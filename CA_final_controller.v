==> flow/design.v <==
module Controller(input rst, clk, equal, flag_change, EOF, start, t1, output reg ld_b, ld_tmp, ld_w1, ld_w2, ld_yin, rst_flag, set_flag, sel_yin, sel_mult2, sel_sum2, init_all_reg, init_file_handler, next, sub, ready, output reg[1:0] sel_mult1, sel_sum1);
	reg[3:0] idle=0, starting=1, init=2, w1x1=3, w2x2=4, add_yin=5, ax1=6, answer_check=7, w1_update=8, w2_update=9, b_update=10, nextln=11, nextln2=12, init_fh=13; 
	reg[3:0] ps, ns;
	reg[2:0] sel_mult1_alpha=0, sel_mult1_w1=1, sel_mult1_w2=2;
	reg[1:0] sel_mult2_x1=0, sel_mult2_x2=1;
	reg[2:0] sel_sum1_b=0, sel_sum1_w1=1, sel_sum1_w2=2, sel_sum1_yin=3;
	reg[1:0] sel_sum2_alpha=0, sel_sum2_tmp=1;
	reg[1:0] sel_yin_b=0, sel_yin_sum=1;
	always @(posedge clk, posedge rst) begin
		if(rst) ps <= idle;
		else ps <= ns;
	end
	always @(ps, equal, flag_change, EOF, start, t1) begin
		ns = idle;
		case(ps)
			idle: begin
				ns = start?starting:idle; 
			end
			starting: begin
				ns = start?starting:init;
			end
			init: begin
				ns = w1x1;
			end
			w1x1: begin
				ns = w2x2;
			end
			w2x2: begin
				ns = add_yin;
			end
			add_yin: begin
				ns = ax1;
			end
			ax1: begin
				ns = answer_check;
			end
			answer_check: begin
				ns = equal?nextln:w1_update;
			end
			w1_update: begin
				ns = w2_update;
			end
			w2_update: begin 
				ns = b_update;
			end
			b_update: begin 
				ns = nextln;
			end
			nextln: begin 
				ns = nextln2;
			end
			nextln2: begin
				if(EOF) begin
					ns = flag_change?init:idle;
				end else begin
					ns=w1x1;
				end
			end
			default: ns = idle;
		endcase	
	end
	always @(ps, equal, flag_change, EOF, start, t1) begin
		{ld_b, ld_tmp, ld_w1, ld_w2, ld_yin, rst_flag, set_flag, sel_yin, sel_mult1, sel_mult2, sel_sum1, sel_sum2, init_all_reg, init_file_handler, next, sub, ready} = 0;
		case(ps)
			idle: begin
				ready = 1;
				rst_flag = 1;
			end
			starting: begin
				init_all_reg = 1;
			end
			init: begin
				init_file_handler = 1;
				rst_flag = 1;
			end
			w1x1: begin
				sel_mult1 = sel_mult1_w1;
				sel_mult2 = sel_mult2_x1;
				sel_yin = sel_yin_b;
				ld_yin = 1;
				ld_tmp = 1;
			end
			w2x2: begin
				sel_mult1 = sel_mult1_w2;
				sel_mult2 = sel_mult2_x2;
				sel_sum1 = sel_sum1_yin;
				sel_sum2 = sel_sum2_tmp;
				sel_yin = sel_yin_sum;
				ld_yin = 1; 
				ld_tmp = 1;
			end
			add_yin: begin
				sel_sum1 = sel_sum1_yin;
				sel_sum2 = sel_sum2_tmp;
				sel_yin = sel_yin_sum;
				ld_yin = 1;
			end
			ax1: begin
				sel_mult1 = sel_mult1_alpha;
				sel_mult2 = sel_mult2_x1;
				ld_tmp = 1;
			end
			answer_check: begin
			end
			w1_update: begin
				set_flag = 1;
				sel_mult1 = sel_mult1_alpha;
				sel_mult2 = sel_mult2_x2;
				sel_sum1 = sel_sum1_w1;
				sel_sum2 = sel_sum2_tmp;
				ld_w1 = 1;
				ld_tmp = 1;
				sub = t1;
			end
			w2_update: begin 
				sel_sum1 = sel_sum1_w2;
				sel_sum2 = sel_sum2_tmp;
				ld_w2 = 1;
				sub = t1;
			end
			b_update: begin 
				sel_sum1 = sel_sum1_b;
				sel_sum2 = sel_sum2_alpha;
				sub = t1;
				ld_b = 1;
			end
			nextln: begin 
				next = 1;
			end
			nextln2: begin
			end
			default: {ld_b, ld_tmp, ld_w1, ld_w2, rst_flag, set_flag, sel_yin, sel_mult1, sel_mult2, sel_sum1, sel_sum2, init_all_reg, init_file_handler, next, sub, ready} = 0;
		endcase	
	end
endmodule
### Step by step through the tools: Controller

Tool output for the design above, in the order of the flow.
Line numbers count from 1 in the design file above.
A cell with - has no value.

* design top: Controller
* clock: clk
* library: sky130hd
* library corner: tt_025C_1v80

### Word level

Counts by Yosys on the flattened word-level netlist (proc, flatten, opt, wreduce; memories kept). Register bits leave out memories and registers merged into their read ports (data or address); mux counts leave out enables and synchronous resets folded into registers. Print and check cells are left out. Cells with the same type and inputs are merged into one.

* bits in registers: 4
* bits of input ports: 7
* output and inout bits: 19
* word-level cells: 138

* equality and inequality tests: 12
* muxes and demuxes: 124
* reduce/logical cells: 1

Operators with widths (number)
* 2-to-1 mux 1 bit: 92
* 2-to-1 mux 4 bit: 12
* 2-to-1 mux 2 bit: 20
* equality test 4 bit with constant B: 5
* equality test 4 x 3 -> 1 bit with constant B: 4
* equality test 4 x 2 -> 1 bit with constant B: 2
* equality test 4 x 1 -> 1 bit with constant B: 1
* logical NOT 4 bit: 1

### Depth

Longest topological path by Yosys (ltp), each cell counted once; first at word level (registers and memories cut), then after technology mapping (sequential cells cut; the memories' decode and read muxes count).

* depth in word-level cells: 15
* ABC_AREA: 0
* depth in mapped cells: 4
* mapped depth without buffers: 3

### After synthesis

The flow's flattened synthesis, as Yosys stat reports it; memories are mapped. The netlist is that of the ABC_AREA named above (0 if unset); the other value can give another one.

Cell types
* sky130_fd_sc_hd__dfrtp_1: number 12, area in all 300.288 um^2
* sky130_fd_sc_hd__nor2_1: number 11, area in all 41.29 um^2
* sky130_fd_sc_hd__dfstp_2: number 1, area in all 26.275 um^2
* sky130_fd_sc_hd__inv_1: number 6, area in all 22.522 um^2
* sky130_fd_sc_hd__a21oi_1: number 4, area in all 20.019 um^2
* sky130_fd_sc_hd__nor3_2: number 2, area in all 20.019 um^2
* sky130_fd_sc_hd__a21o_1: number 2, area in all 15.014 um^2
* sky130_fd_sc_hd__o21ai_0: number 3, area in all 15.014 um^2
* sky130_fd_sc_hd__and3_1: number 2, area in all 12.512 um^2
* sky130_fd_sc_hd__nor2b_1: number 2, area in all 12.512 um^2
* sky130_fd_sc_hd__nand2_1: number 3, area in all 11.261 um^2
* sky130_fd_sc_hd__o311a_2: number 1, area in all 11.261 um^2
* sky130_fd_sc_hd__and4b_1: number 1, area in all 10.01 um^2
* sky130_fd_sc_hd__a21o_2: number 1, area in all 8.758 um^2
* sky130_fd_sc_hd__and2_2: number 1, area in all 7.507 um^2
* sky130_fd_sc_hd__and3_2: number 1, area in all 7.507 um^2
* sky130_fd_sc_hd__buf_4: number 1, area in all 7.507 um^2
* sky130_fd_sc_hd__nand3b_1: number 1, area in all 7.507 um^2

Other cell types: 6; their cells: 6.

* mapped cells: 61
* cell area after synthesis: 595.6 um^2
* sequential area: 326.6 um^2
* flip-flop cells: 13
* buffer cells: 1

### Path before layout

Source: OpenSTA report_checks on the synthesized netlist (no wires, ideal clock, input and output delay 20% of the period each), path of least setup slack; recovery checks are left aside. Register names are those of the netlist, which keeps one name where synthesis merged equal registers.

* path kind: reg2out
* start point: register ps
* end point: output ld_tmp
* period: 1.58 ns
* output delay: 0.316 ns
* time at the first pin: 0.000 ns
* arrival time: 1.092 ns
* data required time: 1.264 ns
* path slack: 0.172 ns
* delay of the path: 1.092 ns
* stages on the path: 3
* buffers on the path: 0
* period reached after synthesis: 1.408 ns

"delay of the path" = arrival - input delay + setup time.
At an output port there is no setup time.
"stages on the path" counts driving pins, that of a launching flip-flop among them; a cell with two outputs on the path counts twice.
"period reached after synthesis" is the clock period less the worst setup slack; recovery checks do not enter. This is arithmetic on one report: input and output delays are still those of the set period (20% each).
An end named without its bit number is one bit of that signal or, where synthesis recoded a state register, one of its new flip-flops.

* cell sequence: sky130_fd_sc_hd__dfstp_2 -> sky130_fd_sc_hd__or3_2 -> sky130_fd_sc_hd__a21oi_1

Ends and longest elaborated chain, post-synthesis
* from (decl): line 3 `reg[3:0] ps, ns;`
* from (assign): line 10 `if(rst) ps <= idle;`
* from (assign): line 11 `else ps <= ns;`
* to (decl): line 1 `module Controller(input rst, clk, equal, flag_change, EOF, start, t1, output reg ld_b, ld_tmp, ld_w1, ld_w2, l ...`

No chain of elaborated cells between the ends is given.

### Timing after layout

Path of least setup slack in the final report of flow run 1 (OpenROAD, finished layout, wires in). Where an end is a register, its clock arrival counts in the times.

* path kind: reg2out
* start point: register ps
* end point: output next
* period: 1.54 ns
* output delay: 0.31 ns
* time at the first pin: 0.27 ns
* arrival time: 1.46 ns
* data required time: 1.23 ns
* path slack: -0.23 ns
* stages on the path: 5
* buffers on the path: 1

An end named without its bit number is one bit of that signal or, where synthesis recoded a state register, one of its new flip-flops.
Between the ends stands the longest chain of elaborated cells between them, by number of cells; it is not shown to be the way that was timed. Of several equally long chains one is given.
A line is the first line of the expression or statement that the cell stems from. Yosys adds cells for indexed reads and writes and turns some case tables into memories.

* cell sequence: sky130_fd_sc_hd__dfrtp_1 -> sky130_fd_sc_hd__nor3_4 -> sky130_fd_sc_hd__and3_4 -> sky130_fd_sc_hd__and4b_1 -> sky130_fd_sc_hd__buf_2
* length of the longest elaborated chain: 13
* elaborated cells on any way between the ends: 24
* those cells by class: eq/ne (11); mux (12); reduce/logical (1)

Ends and longest elaborated chain, post-layout
* from (decl): line 3 `reg[3:0] ps, ns;`
* from (assign): line 10 `if(rst) ps <= idle;`
* from (assign): line 11 `else ps <= ns;`
* equality test 4 bit: line 64 `case(ps)`
* 2-to-1 mux 1 bit (12 in a row): line 64
* to (decl): line 1 `module Controller(input rst, clk, equal, flag_change, EOF, start, t1, output reg ld_b, ld_tmp, ld_w1, ld_w2, l ...`

Design Controller on sky130hd. What follows are 2 stored runs of the flow, each under its own settings; their order means nothing. The constraints put input and output delay at 20% of the set period each and load the outputs with 0.01 pF.
"clock period achieved" = clock period - worst setup slack. The figure is calculated, with input and output delays left at 20% of the set period.
"worst setup path time" is the time allowed to the run's worst setup path (the clock period less input and output delay, where it has them) less its slack. Clock arrival times count: a late capture clock shortens it, a late launch clock lengthens it.
"power": no workload was simulated; the value follows from the tool's default switching activity.

### Flow run 1

Settings: `period_ns=1.54`, `CORE_UTILIZATION=23`, `CAP_MARGIN=20`, `CORE_MARGIN=2`, `SLEW_MARGIN=20`

- Clock period achieved: 1.771 ns
- Lowest setup slack: -0.231 ns
- Chip area in the Yosys report: 595.6 um^2
- Total negative slack: -2.344 ns
- Power: 0.001109 W
- Utilization of the finished layout: 44.1%
- Full die area: 3012.4 um^2
- Worst setup path time: 1.46 ns
- Worst setup path type: reg2out
- Standard-cell area after layout: 1083.5 um^2

### Flow run 2

Settings: `period_ns=1.37`, `CORE_UTILIZATION=36`, `SETUP_SLACK_MARGIN=-0.07`, `HOLD_SLACK_MARGIN=-0.03`, `GPL_TIMING_DRIVEN=0`, `CAP_MARGIN=10`, `SLEW_MARGIN=25`, `MIN_ROUTING_LAYER=met1`, `MAX_ROUTING_LAYER=met5`, `CORE_MARGIN=2`

- Clock period achieved: 1.811 ns
- Lowest setup slack: -0.441 ns
- Chip area in the Yosys report: 595.6 um^2
- Total negative slack: -5.574 ns
- Power: 0.00127 W
- Utilization of the finished layout: 73.0%
- Full die area: 1995.9 um^2
- Worst setup path time: 1.54 ns
- Worst setup path type: reg2out
- Standard-cell area after layout: 1112.3 um^2
